==> flow/design.v <==
module singleport_async_ram (din, clk, rst_n, rx_valid, dout, tx_valid);
parameter MEM_DEPTH = 256;
parameter ADDR_SIZE = 8;
input [9:0] din;
input clk, rst_n, rx_valid;
output reg [7:0] dout;
output reg tx_valid;
reg [7:0] mem [MEM_DEPTH-1 : 0];
reg [ADDR_SIZE-1 : 0] addr;
always @(posedge clk) begin
    if(!rst_n) begin
        dout <= 0;
        tx_valid <= 0;
        addr <= 0;
    end
    else begin
        if(din[9:8] === 2'b00 && rx_valid) begin
            addr <= din[7:0];
            tx_valid <= 0;
        end
        else if(din[9:8] === 2'b01 && rx_valid) begin
            mem[addr] <= din[7:0];
            tx_valid <= 0;
        end
        else if(din[9:8] === 2'b10 && rx_valid) begin
            addr <= din[7:0];
            tx_valid <= 0;
        end
        else if(din[9:8] === 2'b11) begin
            dout <= mem[addr];
            tx_valid <= 1;
        end
    end
end
endmodule
module spi_slave (clk, rst_n, tx_data, tx_valid, rx_data, rx_valid, SS_n, MISO, MOSI);
parameter IDLE = 3'b000;
parameter WRITE = 3'b001;
parameter CHK_CMD = 3'b010;
parameter READ_ADD = 3'b011;
parameter READ_DATA = 3'b100;
input clk, rst_n, tx_valid, SS_n, MOSI;
input [7:0] tx_data;
output reg rx_valid, MISO;
output reg [9:0] rx_data;
(*fsm_encoding = "one_hot"*)
reg [2:0] cs, ns;
reg addr_b4_data;  
reg received;  
reg [3:0] serial_to_parallel_count;
reg [2:0] parallel_to_serial_count;
reg [7:0] data_received;  
always @(posedge clk) begin
    if(!rst_n) begin
        cs <= IDLE;
    end
    else begin
        cs <= ns;
    end
end
always @(*) begin
    case (cs)
    IDLE: begin
        if(SS_n) begin
            ns = IDLE;
        end
        else begin
            ns = CHK_CMD;
        end
    end
    CHK_CMD: begin
        if(SS_n) begin
            ns = IDLE;
        end
        else begin
            if(!MOSI) begin
                ns = WRITE;
            end
            else begin
                if(!addr_b4_data) begin
                    ns = READ_ADD;
                end
                else begin
                    ns = READ_DATA;
                end
            end
        end
    end
    WRITE: begin
        if(SS_n) begin
            ns = IDLE;
        end
        else begin
            ns = WRITE;
        end
    end
    READ_ADD: begin
        if(SS_n) begin
            ns = IDLE;
        end
        else begin
            ns = READ_ADD;
        end
    end
    READ_DATA: begin
        if(SS_n) begin
            ns = IDLE;
        end
        else begin
            ns = READ_DATA;
        end
    end
    default: ns = IDLE;
    endcase
end
always @(posedge clk) begin
   if(!rst_n) begin  
    addr_b4_data <= 0;
    received <= 0;
    MISO <= 0;
    rx_data <= 0;
    rx_valid <= 0; 
    serial_to_parallel_count <= 0;
    parallel_to_serial_count <= 0;
    data_received <= 0;
   end
   else begin
    case (cs)
    IDLE: begin
        MISO <= 0;
        rx_valid <= 0; 
        received <= 0;
        serial_to_parallel_count <= 0;
        parallel_to_serial_count <= 0;
    end
    CHK_CMD: begin
        MISO <= 0;
        rx_valid <= 0; 
        serial_to_parallel_count <= 0;
        parallel_to_serial_count <= 0;
    end
    WRITE: begin  
        rx_data[9 - serial_to_parallel_count] <= MOSI;
        serial_to_parallel_count = serial_to_parallel_count + 1;
        if(serial_to_parallel_count === 10) begin
            rx_valid <= 1;
            serial_to_parallel_count <= 0;
        end
    end
    READ_ADD: begin
        rx_data[9 - serial_to_parallel_count] <= MOSI;
        serial_to_parallel_count = serial_to_parallel_count + 1;
        if(serial_to_parallel_count === 10) begin
            rx_valid <= 1;
            serial_to_parallel_count <= 0;
        end
        addr_b4_data <= 1;
    end
    READ_DATA: begin
        rx_data[9 - serial_to_parallel_count] <= MOSI;
        serial_to_parallel_count = serial_to_parallel_count + 1;
        if(serial_to_parallel_count === 10) begin
            rx_valid <= 1;
            serial_to_parallel_count <= 0;
        end
        if(tx_valid) begin
            data_received <= tx_data;
            if(serial_to_parallel_count === 9)
                received <= 1;
        end
        if(received) begin
            MISO <= data_received [7 - parallel_to_serial_count];
            parallel_to_serial_count = parallel_to_serial_count + 1;
            if(parallel_to_serial_count === 8) begin
                received <= 0;
                parallel_to_serial_count <= 0;
            end
        end
        addr_b4_data <= 0;
    end
    default: begin
        addr_b4_data <= 0;
        received <= 0;
        MISO <= 0;
        rx_data <= 0;
        rx_valid <= 0; 
        serial_to_parallel_count <= 0;
        parallel_to_serial_count <= 0;
    end
    endcase
   end
end
endmodule
module spi_wrapper (MISO, MOSI, SS_n, rst_n, clk);
input MOSI, SS_n, rst_n, clk;
output MISO;
wire [9:0] slave_out;
wire [7:0] ram_out;
wire rx_valid, tx_valid;
spi_slave spi_slave_interface(clk, rst_n, ram_out, tx_valid, slave_out, rx_valid, SS_n, MISO, MOSI);
singleport_async_ram spi_ram(slave_out, clk, rst_n, rx_valid, ram_out, tx_valid);
endmodule
---- Reports on spi_wrapper ----
What the tools print for spi_wrapper, step after step.
Lines are those of the file above, counted from 1.
Cell names lack the library's common part.
A cell with -- has no value.
inputs
  design top .............................. spi_wrapper
  clock port .............................. clk
  standard-cell library ................... sky130hd
  timing corner ........................... tt_025C_1v80

---- Elaborated design ----
Counts by Yosys on the flattened word-level netlist (proc, flatten, opt, wreduce; memories kept). Register bits leave out memories and registers merged into their read ports (data or address). Print and check cells are left out. Cells with the same type and inputs are merged into one.
Yosys's memory passes give these memory sizes; they may raise the number of words (mostly to a power of two), join words into wider ones and drop unused or constant bits.
word-level totals
  flip-flop bits (word level) ............. 41
  bits in writable memories ............... 2048
  clocked read ports x word width ......... 8
  memory cells ............................ 1
  input port bits ......................... 4
  output and inout port bits .............. 1
  cells after elaboration ................. 92
memory list
  name         depth  bits a word  rd ports  write ports  line  text
  spi_ram.mem  256    8            1         1            8     reg [7:0] mem [MEM_DEPTH-1 : 0];
cells by class
  add/sub/neg operators ................... 5
  equality and inequality tests ........... 14
  shift-type cells ........................ 3
  mux-type cells .......................... 29
  bitwise operators ....................... 10
  reductions and logical operators ........ 19
operators with widths
  kind                                                                         count
  8-bit two-way mux                                                            9
  1-bit by 33-bit variable shift with 10-bit output                            1
  1-bit by 33-bit variable shift with 10-bit output (first input constant)     1
  32-bit negation with 33-bit output                                           1
  8-bit by 32-bit variable part select with 1-bit output                       1
  10-bit parallel mux with 2-bit select                                        1
  3-bit parallel mux with 5-bit select                                         1
  3-bit two-way mux                                                            5
  3-bit OR reduction                                                           4
  10-bit AND                                                                   1
  10-bit bitwise OR                                                            1
  10-bit inverter                                                              1
  2-bit by 1-bit inequality test with 1-bit output (second input constant)     4
  2-bit AND reduction                                                          4
  4-bit case equality test (second input constant)                             2
  1-bit inverter                                                               7
  1-bit two-way mux                                                            7
  3-bit by 2-bit == test with 1-bit output (second input constant)             2
  3-bit parallel mux with 2-bit select                                         1
  1-bit parallel mux with 2-bit select                                         3
  4-bit by 4-bit subtractor with 5-bit output (first input constant)           1
  2-bit by 1-bit case equality test with 1-bit output (second input constant)  2
  2-bit case equality test (second input constant)                             2
  2-bit OR reduction                                                           2
  3-bit by 3-bit subtractor with 4-bit output (first input constant)           1
  4-bit by 1-bit adder with 4-bit output (second input constant)               1
  4-bit AND reduction                                                          1
  4-bit OR reduction                                                           1
Not listed: further kinds 9, cells in them 12.

---- Longest topological paths ----
Longest topological path by Yosys (ltp), each cell counted once; first at word level (registers and memories cut), then after technology mapping (sequential cells cut; the memories' decode and read muxes count).
logic depth
  depth in word-level cells ............... 7
  ABC_AREA ................................ 0
  mapped depth ............................ 13
  gate-level depth less buffers ........... 13

---- After synthesis ----
The flow's flattened synthesis, as Yosys stat reports it; memories are mapped. The netlist is that of the ABC_AREA named above (0 if unset); the other value can give another one.
cell types
  type      count  area in all (um^2)
  edfxtp_1  2048   6.15E+04
  mux4_2    473    1.07E+04
  mux2i_1   155    1.55E+03
  nor2_1    316    1.19E+03
  dfxtp_1   51     1.02E+03
  nand2_1   220    825.792
  a22oi_1   78     585.562
  buf_4     68     510.49
  nand3_1   75     375.36
  clkbuf_1  97     364.099
  o22ai_1   49     306.544
  buf_2     55     275.264
  a32oi_1   27     236.477
  o21ai_0   46     230.221
  ha_1      14     175.168
  a21boi_0  23     172.666
  o211ai_1  21     157.651
  a221oi_1  17     148.893
Not listed: further types 47, cells in them 257.
synthesis totals
  cell count .............................. 4090
  synthesis area .......................... 82032.4 um^2
  sequential part of the area ............. 62520.0 um^2
  flip-flop cells ......................... 2099
  buffer cells ............................ 240
The figures by module come from a second, unflattened synthesis with its own total; it is not the netlist above.
unflattened totals
  cells (unflattened synthesis) ........... 3918
  area (unflattened synthesis) ............ 82187.6 um^2
Each row is one instance without its submodules.
modules
  module                instances  cells  area (um^2)  sequential area (um^2)
  singleport_async_ram  1          3702   80352.1      61839.3
  spi_slave             1          216    1835.5       680.7
  spi_wrapper           1          0      0.0          0.0

---- Path before layout ----
Path of least setup slack by OpenSTA after synthesis, without wires, with an ideal clock, recovery checks aside; 20% of the period is set as input and as output delay. Where synthesis merged equal registers, the netlist keeps one of their names.
timing path after synthesis
  kind .................................... reg2reg
  start ................................... register spi_slave_interface.rx_data[2]
  end ..................................... memory spi_ram.mem[0][2]
  period .................................. 4.74 ns
  setup time .............................. 0.862 ns
  launch time at the first pin ............ 0.000 ns
  arrival time ............................ 3.427 ns
  required time ........................... 3.878 ns
  path slack .............................. 0.451 ns
  path delay .............................. 4.289 ns
  stages on the path ...................... 1
  buffers on the path ..................... 0
  synthesis period reached ................ 4.289 ns
"path delay" = arrival - input delay + setup time.
"stages on the path": output pins that drive a net of the path, with the launching flip-flop's if there is one; two outputs of one cell count as two.
"synthesis period reached" = period - worst setup slack (recovery checks aside). The figure is calculated, with input and output delays left at 20% of the set period.
The rows between start and end are the longest chain of elaborated cells between them; the timing report does not say that the signal goes this way. Where chains are equally long, one stands for them.
A line is the first line of the expression or statement that the cell stems from. Yosys adds cells for indexed reads and writes and turns some case tables into memories.
Lines with a computed index may be missing from the assigning lines.
on the way, after synthesis
  cells stage by stage .................... dfxtp_1
  length of the longest elaborated chain .. 3
  elaborated cells between the ends (all ways) .. 3
  source lines of those cells ............. 3
  classes of those cells .................. 3 x mux
RTL lines, path after synthesis
  element            line  text
  start, declared    45    output reg [9:0] rx_data;
  start, assigned    121   rx_data <= 0;
  start, assigned    185   rx_data <= 0;
  8-bit two-way mux  21    else if(din[9:8] === 2'b01 && rx_valid) begin
  8-bit two-way mux  17    if(din[9:8] === 2'b00 && rx_valid) begin
  8-bit two-way mux  11    if(!rst_n) begin
  end, declared      8     reg [7:0] mem [MEM_DEPTH-1 : 0];

---- Worst path after layout ----
From the final timing report of flow run 1: the path of least setup slack in the routed layout; clock arrival at registers is part of the times.
timing path after layout
  kind .................................... reg2reg
  start ................................... register spi_ram.addr[3]
  end ..................................... register spi_ram.dout[3]
  period .................................. 3.03 ns
  setup time .............................. 0.16 ns
  launch time at the first pin ............ 0.89 ns
  arrival time ............................ 4.09 ns
  required time ........................... 3.75 ns
  path slack .............................. -0.34 ns
  stages on the path ...................... 10
  buffers on the path ..................... 3
At most two assigning lines are given for a register; there are more.
on the way, after layout
  cells stage by stage .................... dfxtp_2 > clkbuf_2 > and2_1 > clkbuf_2 > clkbuf_4 > nand3_1 > nand3_1 > nand3_1 > nand3_1 > a41oi_1
RTL lines, path after layout
  element          line  text
  start, declared  9     reg [ADDR_SIZE-1 : 0] addr;
  start, assigned  18    addr <= din[7:0];
  start, assigned  26    addr <= din[7:0];
  end, declared    6     output reg [7:0] dout;
Chain of elaborated cells between the ends: none given.

==> runs of spi_wrapper <==
Top module spi_wrapper; platform sky130hd; tools Yosys and OpenROAD; 2 stored runs in no particular order. Input and output delays are each 20% of the period that was set; the output load is 0.01 pF.
"achieved clock period" means the clock period less the worst setup slack. The figure is calculated, with input and output delays left at 20% of the set period.
"critical setup path time": the worst setup path's part of the clock period (all of it between registers, 20% less for each end at a port) less its slack. A launch clock that arrives late makes it longer, a capture clock that arrives late makes it shorter.
By "power consumption" is meant OpenSTA's value without simulated activity: inputs other than the clock are taken to toggle once in ten clock periods, and the tool carries that through the logic.

---- flow run 1 ----
settings
  period_ns = 3.03
  CORE_UTILIZATION = 50
  SETUP_SLACK_MARGIN = 0.77
  PLACE_DENSITY_LB_ADDON = 0.14
  CORE_ASPECT_RATIO = 1.25
  CORE_MARGIN = 6
  CELL_PAD_IN_SITES_DETAIL_PLACEMENT = 1
  ABC_AREA = 0
  GPL_TIMING_DRIVEN = 0
  CTS_CLUSTER_DIAMETER = 130
  SLEW_MARGIN = 30
  MAX_ROUTING_LAYER = met4
  CAP_MARGIN = 20
results
  area of the standard cells in the finished layout .. 101771.0 um^2
  utilization in the final report ......... 0.627
  achieved clock period ................... 3.371 ns
  critical setup path time ................ 3.37 ns
  worst setup path kind ................... reg2reg
  setup slack of the worst path ........... -0.341 ns
  overall die area ........................ 173990.0 um^2
  final worst hold slack .................. 0.475 ns
  power consumption ....................... 56216 µW
  sum of negative setup slack ............. -6.587 ns
  netlist area reported by Yosys .......... 82032.4 um^2

---- flow run 2 ----
settings
  period_ns = 7.03
  CORE_UTILIZATION = 32
  PLACE_DENSITY_LB_ADDON = 0.22
  HOLD_SLACK_MARGIN = -0.09
  CORE_MARGIN = 2
  ABC_AREA = 0
  GPL_TIMING_DRIVEN = 1
  SLEW_MARGIN = 15
  CAP_MARGIN = 20
results
  area of the standard cells in the finished layout .. 93018.0 um^2
  utilization in the final report ......... 0.365
  achieved clock period ................... 4.625 ns
  critical setup path time ................ 3.22 ns
  worst setup path kind ................... in2reg
  setup slack of the worst path ........... 2.405 ns
  overall die area ........................ 260416.0 um^2
  final worst hold slack .................. 0.464 ns
  power consumption ....................... 25025 µW
  sum of negative setup slack ............. 0.000 ns
  netlist area reported by Yosys .......... 82032.4 um^2
